==> flow/design.v <==
`timescale 1ns / 1ps
module ascii_to_binary_converter #( parameter DIGITS_LENGTH = 8)
    (
    input  logic                             clk,
    input  logic                             rst_n,
    input  logic                   [(8-1):0] ascii_char_in,
    output logic     [(DIGITS_LENGTH*4-1):0] binary_data_out,
    input  logic                             valid_in,  
    output logic                             busy_out
    );
    typedef enum logic [1:0] {
        IDLE,
        DATAACCUM,  
        BCD2BINARY
    } state_t;
    logic  [(DIGITS_LENGTH*4-1):0] binary_data_reg;
    logic  [(DIGITS_LENGTH*4-1):0] bcd_data_reg;
    logic                    [3:0] ascii2bcd_nibble;
    logic  [(DIGITS_LENGTH*4-1):0] ascii2bcd_data;
    state_t     state_q;       
    state_t     state_next;    
    always_ff @(posedge clk or negedge rst_n) begin
        if(!rst_n) begin
            state_q <= IDLE;
        end else begin
            state_q <= state_next;
        end
    end
    always_comb begin
        state_next = state_q; 
        case(state_q)
            IDLE: begin
                if(valid_in) begin
                    state_next = DATAACCUM;
                end else begin
                    state_next = IDLE;
                end
            end
            DATAACCUM: begin
                if(valid_in) begin
                    state_next = DATAACCUM;
                end 
                else begin
                    state_next = BCD2BINARY;
                end
            end
            BCD2BINARY : begin
                   state_next = IDLE;
            end
        endcase
    end   
   assign ascii2bcd_data = ascii_char_in - 8'd48;
   always_ff @(posedge clk or negedge rst_n) begin
    if(!rst_n) begin
        ascii2bcd_nibble <= '0;    
    end else begin
        ascii2bcd_nibble <= ascii2bcd_data;
    end   
   end  
   always_ff @(posedge clk or negedge rst_n) begin
    if(!rst_n) begin
        bcd_data_reg <= '0;    
    end else if(state_q == DATAACCUM) begin
        bcd_data_reg <= { bcd_data_reg[(DIGITS_LENGTH*4-1):0], ascii2bcd_nibble};
    end 
    else begin
         bcd_data_reg <= bcd_data_reg;
    end  
   end
   bcd_to_bin #(.BCD_DIGIT (DIGITS_LENGTH)) inst_bcd_binary_conv(
    .clk(clk),
    .bcd_in(bcd_data_reg),
    .binary_out(binary_data_out)
   );
   assign busy_out = (state_q == DATAACCUM) || (state_q == BCD2BINARY);
endmodule
`timescale 1ns / 1ps
module bcd_to_bin #(parameter BCD_DIGIT = 8) (
  input  logic                     clk,
  input  logic [(BCD_DIGIT*4)-1:0] bcd_in,
  output logic [(BCD_DIGIT*4)-1:0] binary_out
);
  logic [31:0] ones             ;  
  logic [31:0] tens             ;  
  logic [31:0] hundreds         ;  
  logic [31:0] thousands        ;  
  logic [31:0] ten_thousands    ;  
  logic [31:0] hundred_thousands;  
  logic [31:0] millions         ;  
  logic [31:0] ten_millions     ;  
  generate
    always_ff @(posedge clk) begin
        if (BCD_DIGIT == 2) begin  
            binary_out <= tens + ones ;
        end
        else if (BCD_DIGIT == 3) begin  
            binary_out <= hundreds + tens + ones ;
        end
        else if (BCD_DIGIT == 4) begin  
            binary_out <= thousands + hundreds + tens + ones ;
        end
        else if (BCD_DIGIT == 5) begin  
            binary_out <= ten_thousands + thousands + hundreds + tens + ones ;
        end
        else if (BCD_DIGIT == 6) begin  
            binary_out <= hundred_thousands + ten_thousands + thousands + hundreds + tens + ones ;
        end
        else if (BCD_DIGIT == 7) begin  
            binary_out <= millions + hundred_thousands + ten_thousands + thousands + hundreds + tens + ones ;
        end
        else if (BCD_DIGIT == 8) begin  
            binary_out <= ten_millions + millions + hundred_thousands + ten_thousands + thousands + hundreds + tens + ones ;
        end
        else begin  
            binary_out  <= ones;
        end
    end
  endgenerate
  assign ones = bcd_in[3:0];
  generate
    if (BCD_DIGIT > 1) begin
      always_comb begin
        case (bcd_in[7:4])
          4'b0000 : tens = 32'd0;
          4'b0001 : tens = 32'd10;
          4'b0010 : tens = 32'd20;
          4'b0011 : tens = 32'd30;
          4'b0100 : tens = 32'd40;
          4'b0101 : tens = 32'd50;
          4'b0110 : tens = 32'd60;
          4'b0111 : tens = 32'd70;
          4'b1000 : tens = 32'd80;
          4'b1001 : tens = 32'd90;
          default : tens = 32'd0;
        endcase
      end
    end
    else begin
      assign tens = 32'd0;
    end
  endgenerate
  generate
    if (BCD_DIGIT > 2) begin
      always_comb begin
        case (bcd_in[11:8])
          4'b0000 : hundreds = 32'd0;
          4'b0001 : hundreds = 32'd100;
          4'b0010 : hundreds = 32'd200;
          4'b0011 : hundreds = 32'd300;
          4'b0100 : hundreds = 32'd400;
          4'b0101 : hundreds = 32'd500;
          4'b0110 : hundreds = 32'd600;
          4'b0111 : hundreds = 32'd700;
          4'b1000 : hundreds = 32'd800;
          4'b1001 : hundreds = 32'd900;
          default : hundreds = 32'd0;
        endcase
      end
    end
    else begin
      assign hundreds = 32'd0;
    end
  endgenerate
  generate
    if (BCD_DIGIT > 3) begin
      always_comb begin
        case (bcd_in[15:12])
          4'b0000 : thousands = 32'd0;
          4'b0001 : thousands = 32'd1000;
          4'b0010 : thousands = 32'd2000;
          4'b0011 : thousands = 32'd3000;
          4'b0100 : thousands = 32'd4000;
          4'b0101 : thousands = 32'd5000;
          4'b0110 : thousands = 32'd6000;
          4'b0111 : thousands = 32'd7000;
          4'b1000 : thousands = 32'd8000;
          4'b1001 : thousands = 32'd9000;
          default : thousands = 32'd0;
        endcase
      end
    end
    else begin
      assign thousands = 32'd0;
    end
  endgenerate
  generate
    if (BCD_DIGIT > 4) begin
      always_comb begin
        case (bcd_in[19:16])
          4'b0000 : ten_thousands = 32'd0;
          4'b0001 : ten_thousands = 32'd10000;
          4'b0010 : ten_thousands = 32'd20000;
          4'b0011 : ten_thousands = 32'd30000;
          4'b0100 : ten_thousands = 32'd40000;
          4'b0101 : ten_thousands = 32'd50000;
          4'b0110 : ten_thousands = 32'd60000;
          4'b0111 : ten_thousands = 32'd70000;
          4'b1000 : ten_thousands = 32'd80000;
          4'b1001 : ten_thousands = 32'd90000;
          default : ten_thousands = 32'd0;
        endcase
      end
    end
    else begin
      assign ten_thousands = 32'd0;
    end
  endgenerate
  generate
    if (BCD_DIGIT > 5) begin
      always_comb begin
        case (bcd_in[23:20])
          4'b0000 : hundred_thousands = 32'd0;
          4'b0001 : hundred_thousands = 32'd1000_00;
          4'b0010 : hundred_thousands = 32'd2000_00;
          4'b0011 : hundred_thousands = 32'd3000_00;
          4'b0100 : hundred_thousands = 32'd4000_00;
          4'b0101 : hundred_thousands = 32'd5000_00;
          4'b0110 : hundred_thousands = 32'd6000_00;
          4'b0111 : hundred_thousands = 32'd7000_00;
          4'b1000 : hundred_thousands = 32'd8000_00;
          4'b1001 : hundred_thousands = 32'd9000_00;
          default : hundred_thousands = 32'd0;
        endcase
      end
    end
    else begin
      assign hundred_thousands = 32'd0;
    end
  endgenerate
  generate
    if (BCD_DIGIT > 6) begin
      always_comb begin
        case (bcd_in[27:24])
          4'b0000 : millions = 32'd0;
          4'b0001 : millions = 32'd1000_000;
          4'b0010 : millions = 32'd2000_000;
          4'b0011 : millions = 32'd3000_000;
          4'b0100 : millions = 32'd4000_000;
          4'b0101 : millions = 32'd5000_000;
          4'b0110 : millions = 32'd6000_000;
          4'b0111 : millions = 32'd7000_000;
          4'b1000 : millions = 32'd8000_000;
          4'b1001 : millions = 32'd9000_000;
          default : millions = 32'd0;
        endcase
      end
    end
    else begin
      assign millions = 32'd0;
    end
  endgenerate
  generate
    if (BCD_DIGIT > 7) begin
      always_comb begin
        case (bcd_in[31:28])
          4'b0000 : ten_millions = 32'd0;
          4'b0001 : ten_millions = 32'd1000_0000;
          4'b0010 : ten_millions = 32'd2000_0000;
          4'b0011 : ten_millions = 32'd3000_0000;
          4'b0100 : ten_millions = 32'd4000_0000;
          4'b0101 : ten_millions = 32'd5000_0000;
          4'b0110 : ten_millions = 32'd6000_0000;
          4'b0111 : ten_millions = 32'd7000_0000;
          4'b1000 : ten_millions = 32'd8000_0000;
          4'b1001 : ten_millions = 32'd9000_0000;
          default : ten_millions = 32'd0;
        endcase
      end
    end
    else begin
      assign ten_millions = 32'd0;
    end
  endgenerate
endmodule
# Step by step through the tools: ascii_to_binary_converter
# What the tools print for ascii_to_binary_converter, step after step.
# Line numbers count from 1 in the design file above.
# Cell names lack the library's common part.
# Not given: --
# inputs
design	ascii_to_binary_converter
clock	clk
cell_library	sky130hd
pvt_corner	tt_025C_1v80

# Word level
# Source: Yosys, flattened and elaborated, memories not mapped. Widths are those after wreduce. Registers that Yosys merges into a memory's read port (data or address) are not register bits. Print and check cells do not count. Equal cells are merged and count once.
# Yosys's memory passes give these memory sizes; they may raise the number of words (mostly to a power of two), join words into wider ones and drop unused or constant bits.
# bits
out_inout_bits	33
mem_bits_ro	1424
reg_bits	70
wordCells	27
memories	7
# classes
reduce_logical	3
add_sub_neg	8
eq_ne	2
n_mux	3
# memory_table
name	size	width	read_ports	wr	line	source
(no name shown)	16	20	1	0	255	case (bcd_in[31:28])
(no name shown)	16	17	1	0	233	case (bcd_in[27:24])
(no name shown)	16	14	1	0	211	case (bcd_in[23:20])
(no name shown)	16	13	1	0	189	case (bcd_in[19:16])
(no name shown)	16	11	1	0	167	case (bcd_in[15:12])
(no name shown)	16	8	1	0	145	case (bcd_in[11:8])
# Memories not listed: 1.
# op_table
operator	count
32-bit adder	6
32-bit by 4-bit adder with 32-bit output	1
2-bit case mux with 3-bit select	1
4-bit by 1-bit subtractor with 4-bit output with constant B	1
3-bit nonzero test	1
2-bit by 1-bit equality test with 1-bit output with constant B	1
2-bit equality test with constant B	1
2-bit logical NOT	1
2-bit 2-to-1 mux	1
1-bit logical OR	1
1-bit 2-to-1 mux	1

# Longest topological paths
# Depth = most cells in a row (Yosys ltp): at word level without a register or memory, in the mapped netlist without a sequential cell, where the memories' decode and read muxes count.
# logic_depth
depth_word	7
abc_area	1
depth_mapped	24
depth_no_buf	24

# Netlist
# Yosys stat after the flow's synthesis: flattened, memories mapped to cells. It holds for the ABC_AREA given above (unset counts as 0); a run with the other value may have another netlist.
# The area totals of this step are shown rounded.
# mapped
ff_cells	67
synth_area_um2	6500
seqArea_um2	1500
n_buf	18
cell_count	872
# types
cell	count
ha_1	92
dfrtp_1	38
fa_1	44
nand2_1	227
inv_1	169
dfxtp_1	28
o21ai_0	64
nor2_1	62
a21oi_1	37
nand3_1	30
xor2_1	11
buf_4	5
nor2_2	6
clkbuf_1	9
nand4_1	5
o21bai_1	4
dfstp_2	1
a31oi_1	4
# Not listed: further types 20, cells in them 36.

# Path before layout
# OpenSTA on the mapped netlist: ideal clock, no wires. The path of least setup slack (recovery checks aside). Input and output delay are each 20% of the period. Register names are those of the netlist, which keeps one name where synthesis merged equal registers.
# synth_path
path_kind	flip-flop to flip-flop
start	register bcd_data_reg[28]
end	register inst_bcd_binary_conv.binary_out[16]
setup_ns	0.121
t_arrival_ns	3.761
path_slack_ns	1.638
path_buffers	0
delay_ns	3.882
period_ns	5.52
launch_ns	0.000
driving_pins	19
synth_period_reached_ns	3.882
# "delay_ns" is the arrival time less input delay plus setup time.
# "driving_pins" counts driving pins, that of a launching flip-flop among them; a cell with two outputs on the path counts twice.
# "synth_period_reached_ns" = period - worst setup slack (recovery checks aside). The figure is calculated, with input and output delays left at 20% of the set period.
# Between the ends stands the longest chain of elaborated cells between them, by number of cells; it is not shown to be the way that was timed. Of several equally long chains one is given.
# A line is the first line of the expression or statement that the cell stems from. Yosys adds cells for indexed reads and writes and turns some case tables into memories.
# A memory read counts as a cell of the chain, while the word-level depth stops at memories.
# A register here has more assigning lines than the two given.
# synth_via
path_cell_list	dfrtp_1 inv_1 ha_1 nor2_1 o21ai_0 fa_1 inv_1 fa_1 inv_1 fa_1 inv_1 ha_1 nand2_1 inv_1 a21oi_1 nand2_1 nand2_1 nand2_1 xor2_1
elab_chain_cells	8
# synth_rtl
element	line	source
start, declared	17	logic  [(DIGITS_LENGTH*4-1):0] bcd_data_reg;
start, assigned	64	bcd_data_reg <= { bcd_data_reg[(DIGITS_LENGTH*4-1):0], ascii2bcd_nibble};
start, assigned	67	bcd_data_reg <= bcd_data_reg;
memory 16 x 20 bit	255	case (bcd_in[31:28])
32-bit adder x6	112	binary_out <= ten_millions + millions + hundred_thousands + ten_thousands + thousands + hundreds + tens + ones ...
32-bit by 4-bit adder with 32-bit output	112
end, assigned	109	binary_out <= millions + hundred_thousands + ten_thousands + thousands + hundreds + tens + ones ;
end, assigned	112
end, declared	81	output logic [(BCD_DIGIT*4)-1:0] binary_out

# Timing after layout
# Path of least setup slack in the final report of stored run 1 (OpenROAD, finished layout, wires in). Where an end is a register, its clock arrival counts in the times.
# layout_path
path_kind	flip-flop to flip-flop
start	register bcd_data_reg[28]
end	register inst_bcd_binary_conv.binary_out[16]
t_arrival_ns	4.04
driving_pins	22
path_slack_ns	0.01
period_ns	3.81
setup_ns	0.11
launch_ns	0.34
path_buffers	3
# Between the ends stands the longest chain of elaborated cells between them, by number of cells; it is not shown to be the way that was timed. Of several equally long chains one is given.
# A memory read counts as a cell of the chain, while the word-level depth stops at memories.
# A register here has more assigning lines than the two given.
# layout_via
path_cell_list	dfrtp_2 buf_6 ha_4 nand2_4 nor2_4 inv_2 o21ai_4 buf_6 fa_1 fa_1 inv_1 fa_1 inv_2 ha_4 buf_6 nand3_4 nand3_4 nand2_4 nand2_4 nand2_2 nand2_2 xor2_1
elab_chain_cells	8
# layout_rtl
element	line	source
start, declared	17	logic  [(DIGITS_LENGTH*4-1):0] bcd_data_reg;
start, assigned	64	bcd_data_reg <= { bcd_data_reg[(DIGITS_LENGTH*4-1):0], ascii2bcd_nibble};
start, assigned	67	bcd_data_reg <= bcd_data_reg;
memory 16 x 20 bit	255	case (bcd_in[31:28])
32-bit adder x6	112	binary_out <= ten_millions + millions + hundred_thousands + ten_thousands + thousands + hundreds + tens + ones ...
32-bit by 4-bit adder with 32-bit output	112
end, assigned	109	binary_out <= millions + hundred_thousands + ten_thousands + thousands + hundreds + tens + ones ;
end, assigned	112
end, declared	81	output logic [(BCD_DIGIT*4)-1:0] binary_out

# ascii_to_binary_converter through Yosys and OpenROAD on sky130hd: 2 stored runs, unordered, with their settings and measured results. The constraints put input and output delay at 20% of the set period each and load the outputs with 0.01 pF.
# "achievedPeriod_ns" means the clock period less the worst setup slack. The figure is calculated, with input and output delays left at 20% of the set period.
# "worst_setup_path_time_ns" is the time allowed to the run's worst setup path (the clock period less input and output delay, where it has them) less its slack. Clock arrival times count: a late capture clock shortens it, a late launch clock lengthens it.
# Measured values are rounded.
# A setting shown as -- is not set for that run.
run name	period_ns	CORE_UTILIZATION	SETUP_SLACK_MARGIN	PLACE_DENSITY_LB_ADDON	CORE_MARGIN	CELL_PAD_IN_SITES_GLOBAL_PLACEMENT	ABC_AREA	GPL_TIMING_DRIVEN	CTS_CLUSTER_SIZE	MAX_ROUTING_LAYER	CAP_MARGIN	SLEW_MARGIN	util_pct	dieArea_um2	worst_setup_path_time_ns	worstPathKind	post_route_stdcell_area_um2	achievedPeriod_ns	synthesis_area_um2	worstSetupSlack_ns	tns_ns
stored run 1	3.81	44	0.53	0.14	3	1	1	0	14	met4	20	20	64	16000	3.80	flip-flop to flip-flop	9000	3.797	6500	0.013	0.000
stored run 2	3.43	40	--	--	2	--	--	--	--	--	20	20	61	16000	4.18	flip-flop to flip-flop	9100	4.180	6100	-0.75	-12
